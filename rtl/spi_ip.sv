==> flow/design.v <==
module spi_ip (
    input  logic        clk_i,
    input  logic        rst_i,
    input  logic [ 7:0] din_i,
    input  logic [15:0] dvsr_i,
    input  logic        start_i,
    input  logic        cpol_i,
    input  logic        cpha_i,
    output logic [ 7:0] dout_o,
    output logic        spi_done_tick_o,
    output logic        ready_o,
    output logic        sclk_o,
    input  logic        miso_i,
    output logic        mosi_o
);
  typedef enum {
    ST_IDLE,
    ST_CPHA_DELAY,
    ST_P0,
    ST_P1
  } state_t;
  state_t state_reg, state_next;
  logic p_clk;
  logic [15:0] c_reg, c_next;
  logic spi_clk_reg, ready_i, spi_done_tick_i;
  logic spi_clk_next;
  logic [2:0] n_reg, n_next;
  logic [7:0] si_reg, si_next;
  logic [7:0] so_reg, so_next;
  always_ff @(posedge clk_i, posedge rst_i)
    if (rst_i) begin
      state_reg <= ST_IDLE;
      si_reg <= 0;
      so_reg <= 0;
      n_reg <= 0;
      c_reg <= 0;
      spi_clk_reg <= 0;
    end else begin
      state_reg <= state_next;
      si_reg <= si_next;
      so_reg <= so_next;
      n_reg <= n_next;
      c_reg <= c_next;
      spi_clk_reg <= spi_clk_next;
    end
  always_comb begin
    state_next = state_reg;
    ready_i = 0;
    spi_done_tick_i = 0;
    si_next = si_reg;
    so_next = so_reg;
    n_next = n_reg;
    c_next = c_reg;
    case (state_reg)
      ST_IDLE: begin
        ready_i = 1;
        if (start_i) begin
          so_next = din_i;
          n_next  = 0;
          c_next  = 0;
          if (cpha_i) state_next = ST_CPHA_DELAY;
          else state_next = ST_P0;
        end
      end
      ST_CPHA_DELAY: begin
        if (c_reg == dvsr_i) begin
          state_next = ST_P0;
          c_next = 0;
        end else begin
          c_next = c_reg + 1;
        end
      end
      ST_P0: begin
        if (c_reg == dvsr_i) begin
          state_next = ST_P1;
          si_next = {si_reg[6:0], miso_i};
          c_next = 0;
        end else c_next = c_reg + 1;
      end
      ST_P1: begin
        if (c_reg == dvsr_i)
          if (n_reg == 7) begin
            spi_done_tick_i = 1;
            state_next = ST_IDLE;
          end else begin
            so_next = {so_reg[6:0], 1'b0};
            state_next = ST_P0;
            n_next = n_reg + 1;
            c_next = 0;
          end
        else c_next = c_reg + 1;
      end
      default: state_next = ST_IDLE;
    endcase
  end
  assign ready_o = ready_i;
  assign spi_done_tick_o = spi_done_tick_i;
  assign p_clk = (state_next == ST_P1 && ~cpha_i) || (state_next == ST_P0 && cpha_i);
  assign spi_clk_next = (cpol_i) ? ~p_clk : p_clk;
  assign dout_o = si_reg;
  assign mosi_o = so_reg[7];
  assign sclk_o = spi_clk_reg;
endmodule : spi_ip
* Tool chain data of spi_ip
Tool output for the design above, in the order of the flow.
Line numbers count from 1 in the design file above.
Operators carry their Yosys type and port widths (W data, S select, Z words).
Library cell names are shortened.
The mark n/a stands for no value.
- Design top :: spi_ip
- Clock input :: clk_i
- Cell library :: sky130hd
- Library corner :: tt_025C_1v80

* Elaborated design
Counts by Yosys on the flattened word-level netlist (proc, flatten, opt, wreduce; memories kept). Register bits leave out memories and registers merged into their read ports (data or address). Print and check cells are left out. Cells with the same type and inputs are merged into one.
- Memories kept :: 0
- Register bits :: 68
- Word width x clocked read ports :: 0
- ROM bits :: 0
- RAM bits :: 0
- Cells after elaboration :: 56
- Latch bits :: 0
- Input bits :: 30
- Divide/modulo/power cells :: 0
- Muxes and demuxes :: 25
- Multipliers :: 0
- Equal/unequal tests :: 11
- Reduce/logical cells :: 10
- $lt $le $gt $ge :: 0
- Shift operators :: 0
- Bitwise gates (word level) :: 2
- Add/sub/neg operators :: 2
** Operators by type and width (count)
- $eq A32 B2 Y1 const B :: 4
- $pmux W32 S4 :: 1
- $mux W32 :: 4
- $mux W16 :: 4
- $pmux W16 S3 :: 1
- $eq A32 B1 Y1 const B :: 1
- $logic_not A32 Y1 :: 1
- $mux W8 :: 3
- $add A16 B1 Y16 const B :: 1
- $eq A16 B16 Y1 :: 1
- $pmux W8 S2 :: 1
- $mux W3 :: 3
- $ne A2 B2 Y1 const B :: 3
- $pmux W3 S2 :: 1
- $mux W1 :: 5
- $reduce_and A4 Y1 :: 1
- $reduce_bool A4 Y1 :: 1
- $mux W2 :: 2
- $add A3 B1 Y3 const B :: 1
- $eq A3 B3 Y1 const B :: 1
- $ne A3 B3 Y1 const B :: 1
- $reduce_and A3 Y1 :: 1
- $logic_and A1 B1 Y1 :: 2
- $not A1 Y1 :: 2
- $reduce_and A2 Y1 :: 1
- $reduce_bool A2 Y1 :: 1
- $reduce_or A2 Y1 :: 1
- $logic_or A1 B1 Y1 :: 1

* Logic depth
Longest topological path by Yosys (ltp), each cell counted once; first at word level (registers and memories cut), then after technology mapping (sequential cells cut; the memories' decode and read muxes count).
- Depth after elaboration :: 9
- ABC_AREA :: 0
- Gate-level depth with buffers :: 9
- Gate-level depth less buffers :: 7

* Netlist
The flow's flattened synthesis, as Yosys stat reports it; memories are mapped. The netlist is that of the ABC_AREA named above (0 if unset); the other value can give another one.
Totals and module areas in this step are rounded.
** Cell types
- dfrtp_1 :: count 39, total area 975.936 µm²
- mux2_2 :: count 16, total area 180.173 µm²
- xor2_1 :: count 17, total area 148.893 µm²
- mux2_4 :: count 7, total area 105.101 µm²
- o21ai_0 :: count 15, total area 75.072 µm²
- nand2_1 :: count 14, total area 52.55 µm²
- inv_1 :: count 12, total area 45.043 µm²
- nor3_1 :: count 9, total area 45.043 µm²
- nor2_1 :: count 11, total area 41.29 µm²
- ha_1 :: count 3, total area 37.536 µm²
- nand4_1 :: count 6, total area 37.536 µm²
- a21oi_1 :: count 7, total area 35.034 µm²
- nand3_1 :: count 7, total area 35.034 µm²
- or3_1 :: count 5, total area 31.28 µm²
- buf_4 :: count 4, total area 30.029 µm²
- mux2i_1 :: count 3, total area 30.029 µm²
- dfstp_2 :: count 1, total area 26.275 µm²
- nor4_1 :: count 4, total area 25.024 µm²
Not listed: further types 27, cells in them 39.
- Cell area after synthesis :: 0.002277 mm²
- Cells in the netlist :: 219
- Sequential part of the area :: 0.001002 mm²
- Flip-flops :: 40

* Timing after synthesis
OpenSTA on the mapped netlist: ideal clock, no wires. The path of least setup slack (recovery checks aside). Input and output delay are each 20% of the period. Register names are those of the netlist, which keeps one name where synthesis merged equal registers.
- Path type :: input to output
- Start :: input port dvsr_i[1]
- End :: output port spi_done_tick_o
- Setup slack :: 0.580 ns
- Path delay :: 1.172 ns
- Stages on the path :: 5
- Data arrival time :: 1.756 ns
- Output delay :: 0.584 ns
- Clock period :: 2.92 ns
- Time at the first pin :: 0.584 ns
- Synthesis period reached :: 2.34 ns
"path delay" is the arrival time less input delay plus setup time.
A path that ends at an output port has no setup time.
"stages on the path" counts driving pins, that of a launching flip-flop among them; a cell with two outputs on the path counts twice.
"synthesis period reached" = period - worst setup slack (recovery checks aside). The figure is calculated, with input and output delays left at 20% of the set period.
Between the ends stands the longest chain of elaborated cells between them, by number of cells; it is not shown to be the way that was timed. Of several equally long chains one is given.
A line is the first line of the expression or statement that the cell stems from. Yosys adds cells for indexed reads and writes and turns some case tables into memories.
- Cells stage by stage :: xor2_1 nor4_1 nand4_1 buf_4 nor3_1
- Cells in the longest elaborated chain :: 3
- Elaborated cells between the ends (all ways) :: 3
** RTL lines, path post-synthesis
- start, declared :: RTL line 5 : input  logic [15:0] dvsr_i,
- $eq A16 B16 Y1 :: RTL line 81 : if (c_reg == dvsr_i)
- $mux W1 :: RTL line 81
- $mux W1 :: RTL line 54 : case (state_reg)
- end, declared :: RTL line 10 : output logic        spi_done_tick_o,

* Worst path after layout
From the final timing report of stored run 2: the path of least setup slack in the routed layout; clock arrival at registers is part of the times.
- Path type :: input to output
- Start :: input port dvsr_i[11]
- End :: output port spi_done_tick_o
- Stages on the path :: 6
- Setup slack :: 0.03 ns
- Time at the first pin :: 0.46 ns
- Output delay :: 0.46 ns
- Clock period :: 2.3 ns
- Data arrival time :: 1.81 ns
Between the ends stands the longest chain of elaborated cells between them, by number of cells; it is not shown to be the way that was timed. Of several equally long chains one is given.
- Cells stage by stage :: clkdlybuf4s50_1 xor2_1 nor4_2 nand4_1 nor3_2 buf_2
- Cells in the longest elaborated chain :: 3
- Elaborated cells between the ends (all ways) :: 3
** RTL lines, path post-layout
- start, declared :: RTL line 5 : input  logic [15:0] dvsr_i,
- $eq A16 B16 Y1 :: RTL line 81 : if (c_reg == dvsr_i)
- $mux W1 :: RTL line 81
- $mux W1 :: RTL line 54 : case (state_reg)
- end, declared :: RTL line 10 : output logic        spi_done_tick_o,

# Flow runs of spi_ip

Measured data: module spi_ip, platform sky130hd, 2 stored runs of the flow under differing settings, order arbitrary. Input and output delays are each 20% of the period that was set; the output load is 0.01 pF.
"achieved period": clock period set for the run, less the worst setup slack. It is reckoned from that one timing run; input and output delays stay at 20% of the period that was set.
"time on the worst setup path" = time allowed to the worst setup path (clock period - input delay - output delay, where it has them) - its slack; a late launch clock adds to it, a late capture clock takes from it.
"power" rests on the timing tool's default activity at the inputs, not on a simulated workload.
The measured numbers are rounded.

* Stored run 1
** Files
==> flow/run.sh <==
#!/bin/bash
# the make line also repeats the synthesis and layout settings of config.mk as NAME=value (left out here)
make -C /OpenROAD-flow-scripts/flow DESIGN_CONFIG=/design/flow/config.mk WORK_HOME=/design/flow/orfs CLKGATE_MAP_FILE= finish
==> flow/config.mk <==
export PLATFORM = sky130hd
export DESIGN_NAME = spi_ip
export DESIGN_NICKNAME = spi_ip
export VERILOG_FILES = /design/flow/design.v
export SDC_FILE = /design/flow/constraint.sdc
export NUM_CORES = 4
export LEC_CHECK = 0
export CAP_MARGIN = 20
export CELL_PAD_IN_SITES_DETAIL_PLACEMENT = 1
export CELL_PAD_IN_SITES_GLOBAL_PLACEMENT = 1
export CORE_MARGIN = 2
export CORE_UTILIZATION = 55
export CTS_CLUSTER_DIAMETER = 172
export CTS_CLUSTER_SIZE = 51
export PLACE_DENSITY = 0.65
export SLEW_MARGIN = 20
==> flow/constraint.sdc <==
create_clock -name core_clock -period 2.26 [get_ports {clk_i}]
set_input_delay 0.4520 -clock core_clock [delete_from_list [all_inputs] [get_ports {clk_i}]]
set_output_delay 0.4520 -clock core_clock [all_outputs]
set_load 0.01 [all_outputs]
** Results
Not finished: clock tree synthesis ended with error DPL-0033.

* Stored run 2
** Files
==> flow/run.sh <==
#!/bin/bash
# the make line also repeats the synthesis and layout settings of config.mk as NAME=value (left out here)
make -C /OpenROAD-flow-scripts/flow DESIGN_CONFIG=/design/flow/config.mk WORK_HOME=/design/flow/orfs CLKGATE_MAP_FILE= finish
==> flow/config.mk <==
export PLATFORM = sky130hd
export DESIGN_NAME = spi_ip
export DESIGN_NICKNAME = spi_ip
export VERILOG_FILES = /design/flow/design.v
export SDC_FILE = /design/flow/constraint.sdc
export NUM_CORES = 4
export LEC_CHECK = 0
export CAP_MARGIN = 20
export CELL_PAD_IN_SITES_GLOBAL_PLACEMENT = 3
export CORE_MARGIN = 2
export CORE_UTILIZATION = 40
export CTS_CLUSTER_DIAMETER = 50
export MAX_ROUTING_LAYER = met5
export MIN_ROUTING_LAYER = met1
export PLACE_DENSITY_LB_ADDON = 0.04
export SLEW_MARGIN = 20
export TNS_END_PERCENT = 70
==> flow/constraint.sdc <==
create_clock -name core_clock -period 2.3 [get_ports {clk_i}]
set_input_delay 0.4600 -clock core_clock [delete_from_list [all_inputs] [get_ports {clk_i}]]
set_output_delay 0.4600 -clock core_clock [all_outputs]
set_load 0.01 [all_outputs]
** Results
- Power :: 0.002156 W
- Std-cell area (final layout) :: 0.003126 mm²
- Full die area :: 0.006312 mm²
- Worst setup slack after layout :: 0.027 ns
- Setup TNS :: 0.000 ns
- Worst hold slack in the final report :: 0.515 ns
- Time on the worst setup path :: 1.35 ns
- Type of the worst setup path :: input to output
- Utilization of the finished layout :: 56.8 %
- Yosys chip area after synthesis :: 0.002277 mm²
- Achieved period :: 2.273 ns
